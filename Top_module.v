==> flow/design.v <==
module digital_tube_decoder (clk,A,sel, seg, an);
    input       clk;   
    input [7:0] A;     
    input       sel;   
    output [0:6] seg;    
    output [3:0] an;     
    wire sign;
    wire [7:0] abs_A;
    wire [3:0] ONES,TENS, HUNDS;
    abs abs(.A(A),
            .sign(sign),
            .abs_A(abs_A)
            );
    binary_to_BCD binary_to_BCD (.A(abs_A),
                                 .ONES(ONES),
                                 .TENS(TENS),
                                 .HUNDREDS(HUNDS)
                                 );
    display_ctrl #(18,0) seven_seg_ctrl (.ck(clk),
                                         .sel(sel),
                                         .x3({3'b000,sign}),
                                         .x2(HUNDS),
                                         .x1(TENS),
                                         .x0((sel)? A[3:0] : ONES),
                                         .seg(seg),
                                         .an(an)
                                         );
endmodule
module abs (A,sign,abs_A);
    input  [7:0] A;      
    output [7:0] abs_A;  
    output       sign;   
    assign sign = A[7];
    assign abs_A = (sign)? ~(A +8'b11111111) : A;
endmodule
module add3(in,out);
input [3:0] in;
output [3:0] out;
reg [3:0] out;
always @ (in)
	case (in)
	4'b0000: out <= 4'b0000;
	4'b0001: out <= 4'b0001;
	4'b0010: out <= 4'b0010;
	4'b0011: out <= 4'b0011;
	4'b0100: out <= 4'b0100;
	4'b0101: out <= 4'b1000;
	4'b0110: out <= 4'b1001;
	4'b0111: out <= 4'b1010;
	4'b1000: out <= 4'b1011;
	4'b1001: out <= 4'b1100;
	default: out <= 4'b0000;
	endcase
endmodule
module binary_to_BCD(A,ONES,TENS,HUNDREDS);
input [7:0] A;
output [3:0] ONES, TENS ,HUNDREDS;
wire [3:0] c1,c2,c3,c4,c5,c6,c7;
wire [3:0] d1,d2,d3,d4,d5,d6,d7;
assign d1 = {1'b0,A[7:5]};
assign d2 = {c1[2:0],A[4]};
assign d3 = {c2[2:0],A[3]};
assign d4 = {c3[2:0],A[2]};
assign d5 = {c4[2:0],A[1]};
assign d6 = {1'b0,c1[3],c2[3],c3[3]};
assign d7 = {c6[2:0],c4[3]};
add3 m1(d1,c1);
add3 m2(d2,c2);
add3 m3(d3,c3);
add3 m4(d4,c4);
add3 m5(d5,c5);
add3 m6(d6,c6);
add3 m7(d7,c7);
assign ONES = {c5[2:0],A[0]};
assign TENS = {c7[2:0],c5[3]};
assign HUNDREDS = {2'b0,c6[3],c7[3]};
endmodule
module display_ctrl #(
    parameter cdbits = 18,       
    parameter hex = 0            
    )(
    input wire ck,               
    input wire sel,              
    input wire [3:0] x3,         
    input wire [3:0] x2,
    input wire [3:0] x1,
    input wire [3:0] x0,
    output reg [0:6] seg,        
    output reg [3:0] an         
    );
    reg [cdbits-1:0] counter = 'd0;     
    reg [3:0] d;                        
    always @(posedge ck)
        counter = counter + 1;
    always @*
        case (counter[cdbits-1:cdbits-2])
        2'd0: an = 4'b1110;
        2'd1: an = 4'b1101;
        2'd2: an = 4'b1011;
        2'd3: an = 4'b0111;
        endcase
    always @*
        case (counter[cdbits-1:cdbits-2])
        2'd0: d = (sel)? {3'b0,x0[0]} : x0;
        2'd1: d = (sel)? {3'b0,x0[1]} : x1;
        2'd2: d = (sel)? {3'b0,x0[2]} : x2;
        2'd3: d = (sel)? {3'b0,x0[3]} : x3;
        endcase
    always @*
        case (d)
        4'h0: seg = (counter[cdbits-1:cdbits-2] == 3 && sel)? 7'b0000001 : (counter[cdbits-1:cdbits-2] != 3)? 7'b0000001 : 7'b1111111; 
        4'h1: seg = (counter[cdbits-1:cdbits-2] == 3 && sel)? 7'b1001111 : (counter[cdbits-1:cdbits-2] != 3)? 7'b1001111 : 7'b1111110;
        4'h2: seg = 7'b0010010;
        4'h3: seg = 7'b0000110;
        4'h4: seg = 7'b1001100;
        4'h5: seg = 7'b0100100;
        4'h6: seg = 7'b0100000;
        4'h7: seg = 7'b0001111;
        4'h8: seg = 7'b0000000;
        4'h9: seg = 7'b0000100;
        4'ha: seg = hex ? 7'b0001000 : 7'b1111110;
        4'hb: seg = hex ? 7'b1100000 : 7'b1111110;
        4'hc: seg = hex ? 7'b0110001 : 7'b1111110;
        4'hd: seg = hex ? 7'b1000010 : 7'b1111110;
        4'he: seg = hex ? 7'b0110000 : 7'b1111110;
        default: seg = hex ? 7'b0111000 : 7'b1111110;  
        endcase
endmodule  
Reports on digital_tube_decoder
Tool output for the design above, in the order of the flow.
Line numbers count from 1 in the design file above.
Operators carry their Yosys type and port widths (W data, S select, Z words).
Library cell names are shortened.
Not given: --

design
  design top = digital_tube_decoder
  clock input = clk
  standard-cell library = sky130hd
  library corner = tt_025C_1v80

After elaboration
Source: Yosys, flattened and elaborated, memories not mapped. Widths are those after wreduce; folded enables and synchronous resets count as part of the registers. Registers that Yosys merges into a memory's read port (data or address) are not register bits. Print and check cells do not count. Equal cells are merged and count once.
Yosys's memory passes give these memory sizes; they may raise the number of words (mostly to a power of two), join words into wider ones and drop unused or constant bits.

word-level totals
  flip-flop bits (word level) = 18
  ROM bits = 448
  memories = 7
  input port bits = 10
  output and inout bits = 11
  cells after elaboration = 40

operators by class
  add/subtract/negate cells = 2
  equal/unequal tests = 13
  muxes and demuxes = 13
  bitwise gates (word level) = 1
  reductions and logical operators = 3

memory list
  name             words  bits a word  rd ports  write ports  line  source
  (no name shown)  16     4            1         0            41    case (in)
  (no name shown)  16     4            1         0            41
  (no name shown)  16     4            1         0            41
  (no name shown)  16     4            1         0            41
  (no name shown)  16     4            1         0            41
  (no name shown)  16     4            1         0            41

Memories not listed: 1.

operators by type and width
  kind                     number
  $pmux W7 S10             1
  $pmux W4 S4              2
  $mux W7                  3
  $add A18 B1 Y18 const B  1
  $eq A4 B3 Y1 const B     4
  $mux W4                  3
  $eq A4 B2 Y1 const B     2
  $eq A4 B4 Y1 const B     2
  $add A8 B8 Y8 const B    1
  $not A8 Y8               1
  $mux W8                  1
  $mux W6                  1
  $eq A2 B2 Y1 const B     2
  $eq A4 B1 Y1 const B     1
  $logic_not A4 Y1         1
  $eq A2 B1 Y1 const B     1
  $ne A2 B2 Y1 const B     1
  $logic_not A2 Y1         1
  $mux W2                  1
  $logic_and A1 B1 Y1      1
  $mux W1                  1

Depth
Yosys ltp: most cells in a row. Word level: on the elaborated netlist, between registers, memories and ports. Mapped: between sequential cells and ports; inverters and the memories' decode and read muxes count.

logic depth
  word-level depth = 8
  ABC_AREA = 0
  depth in mapped cells = 14
  mapped depth without buffers = 12

Netlist
The flow's flattened synthesis, as Yosys stat reports it; memories are mapped. The netlist is that of the ABC_AREA named above (0 if unset); the other value can give another one.
Totals and module areas in this step are rounded.

synthesis totals
  mapped cells = 205
  synthesis area = 1637 um2
  sequential part of the area = 360.3 um2
  flip-flops = 18

cell types
  cell      number  area in all (um2)
  dfxtp_1   18      360.346
  xnor2_1   15      131.376
  nand2_1   21      78.826
  xor2_1    9       78.826
  nor2_1    20      75.072
  nand3_1   12      60.058
  a21oi_1   8       40.038
  o21ai_0   8       40.038
  and3_1    5       31.28
  nand4_1   5       31.28
  ha_1      2       25.024
  buf_6     2       22.522
  inv_1     6       22.522
  o211ai_1  3       22.522
  o21a_1    3       22.522
  o32a_4    1       22.522
  o211ai_4  1       21.27
  a211oi_4  1       20.019

Other cell types: 46; their cells: 65.
The figures by module come from a second, unflattened synthesis with its own total; it is not the netlist above.

second synthesis, totals
  cells (unflattened synthesis) = 236
  area total of the unflattened synthesis = 1926 um2

Rows give one instance, submodules left out.

modules
  module                times used  cells  area (um2)  seq. area (um2)
  display_ctrl          1           114    1013        360.3
  add3                  7           13     97.6        0.0
  abs                   1           22     153.9       0.0
  digital_tube_decoder  1           5      48.8        0.0
  binary_to_BCD         1           4      26.3        0.0

Worst setup path after synthesis
Path of least setup slack by OpenSTA after synthesis, without wires, with an ideal clock, recovery checks aside; 20% of the period is set as input and as output delay. Where synthesis merged equal registers, the netlist keeps one of their names.

timing after synthesis
  path type = input -> output
  start = input A[2]
  end = output seg[3]
  clock period = 6200 ps
  external output delay = 1240 ps
  time at the first pin = 1240 ps
  arrival = 3772 ps
  required time = 4960 ps
  slack = 1188 ps
  delay of the path = 2532 ps
  driving pins on the path = 12
  period reached after synthesis = 5012 ps

"delay of the path" is the arrival time less input delay plus setup time.
At an output port there is no setup time.
"driving pins on the path" counts driving pins, that of a launching flip-flop among them; a cell with two outputs on the path counts twice.
"period reached after synthesis" is the clock period less the worst setup slack; recovery checks do not enter. This is arithmetic on one report: input and output delays are still those of the set period (20% each).
Between the ends stands the longest chain of elaborated cells between them, by number of cells; it is not shown to be the way that was timed. Of several equally long chains one is given.
A line is the first line of the expression or statement that the cell stems from. Yosys adds cells for indexed reads and writes and turns some case tables into memories.
The chain passes a memory read, where the word-level depth is cut; so it can be longer than that depth.

between the ends, after synthesis
  cell sequence = buf_6 > or4_4 > o32a_4 > and2_4 > nor2_1 > nor3_1 > o41ai_2 > a2111oi_0 > a311o_1 > buf_6 > xor2_1 > o211ai_1
  length of the longest elaborated chain = 13

ends and longest elaborated chain, after synthesis
  item                         line  source
  from (decl)                  3     input [7:0] A;
  $add A8 B8 Y8                34    assign abs_A = (sign)? ~(A +8'b11111111) : A;
  $not A8 Y8                   34
  $mux W8                      34
  $mem_v2 Z16 W4 (5 in a row)  41    case (in)
  $mux W4                      24    .x0((sel)? A[3:0] : ONES),
  $mux W1                      107   2'd3: d = (sel)? {3'b0,x0[3]} : x3;
  $pmux W4 S4                  103   case (counter[cdbits-1:cdbits-2])
  $eq A4 B4 Y1                 110   case (d)
  $pmux W7 S10                 110
  to (decl)                    5     output [0:6] seg;

Worst path after layout
From the final timing report of run 2: the path of least setup slack in the routed layout; clock arrival at registers is part of the times.
The report prints the path's times to 10 ps; the period is as set.

timing post-layout
  path type = input -> output
  start = input A[1]
  end = output seg[3]
  clock period = 4610 ps
  external output delay = 920 ps
  time at the first pin = 920 ps
  arrival = 3800 ps
  required time = 3690 ps
  slack = -120 ps
  driving pins on the path = 14

Between the ends stands the longest chain of elaborated cells between them, by number of cells; it is not shown to be the way that was timed. Of several equally long chains one is given.
The chain passes a memory read, where the word-level depth is cut; so it can be longer than that depth.

between the ends, post-layout
  cell sequence = buf_8 > inv_6 > ha_4 > nor3b_4 > o32a_4 > and2_4 > nor2_4 > o21a_1 > o41ai_4 > a2111oi_2 > a311o_2 > xor2_1 > o211ai_1 > buf_2
  length of the longest elaborated chain = 13

ends and longest elaborated chain, post-layout
  item                         line  source
  from (decl)                  3     input [7:0] A;
  $add A8 B8 Y8                34    assign abs_A = (sign)? ~(A +8'b11111111) : A;
  $not A8 Y8                   34
  $mux W8                      34
  $mem_v2 Z16 W4 (5 in a row)  41    case (in)
  $mux W4                      24    .x0((sel)? A[3:0] : ONES),
  $mux W1                      107   2'd3: d = (sel)? {3'b0,x0[3]} : x3;
  $pmux W4 S4                  103   case (counter[cdbits-1:cdbits-2])
  $eq A4 B4 Y1                 110   case (d)
  $pmux W7 S10                 110
  to (decl)                    5     output [0:6] seg;

Measured data: module digital_tube_decoder, platform sky130hd, 2 stored runs of the flow under differing settings, order arbitrary. Input and output delays are each 20% of the period that was set; the output load is 0.01 pF.
"achieved period" means the clock period less the worst setup slack. The figure is calculated, with input and output delays left at 20% of the set period.
By "worst path time" is meant the share of the clock period that the worst setup path is allowed (20% is reserved at inputs, 20% at outputs), minus its slack. Clock arrival times at its registers enter into it.
"total power after layout" rests on the timing tool's default activity at the inputs, not on a simulated workload.
"worst path time" is given in steps of 10 ps.
The results are shown rounded.
A setting shown as -- is not set for that run.
A result given as -- is not shown for that run.

name                                          run 1  run 2
period_ns                                     4.25   4.61
CORE_UTILIZATION                              70     59
PLACE_DENSITY_LB_ADDON                        0.1    --
CORE_ASPECT_RATIO                             0.81   --
CELL_PAD_IN_SITES_DETAIL_PLACEMENT            2      --
TNS_END_PERCENT                               75     --
CTS_CLUSTER_SIZE                              19     --
CAP_MARGIN                                    5      20
MIN_ROUTING_LAYER                             met1   --
CORE_MARGIN                                   2      2
SLEW_MARGIN                                   20     20
area of the synthesized netlist (um2)         --     1637
die size (um2)                                --     3211
standard-cell area of the final layout (um2)  --     2460
post-route utilization (%)                    --     91.6
setup slack of the worst path (ps)            --     -115
summed negative setup slack (ps)              --     -263
post-route worst hold slack (ps)              --     431
total power after layout (W)                  --     0.0005369
achieved period (ps)                          --     4725
worst path time (ps)                          --     2880
worst setup path type                         --     input -> output

Run 1: incomplete, placement halted on a tool error
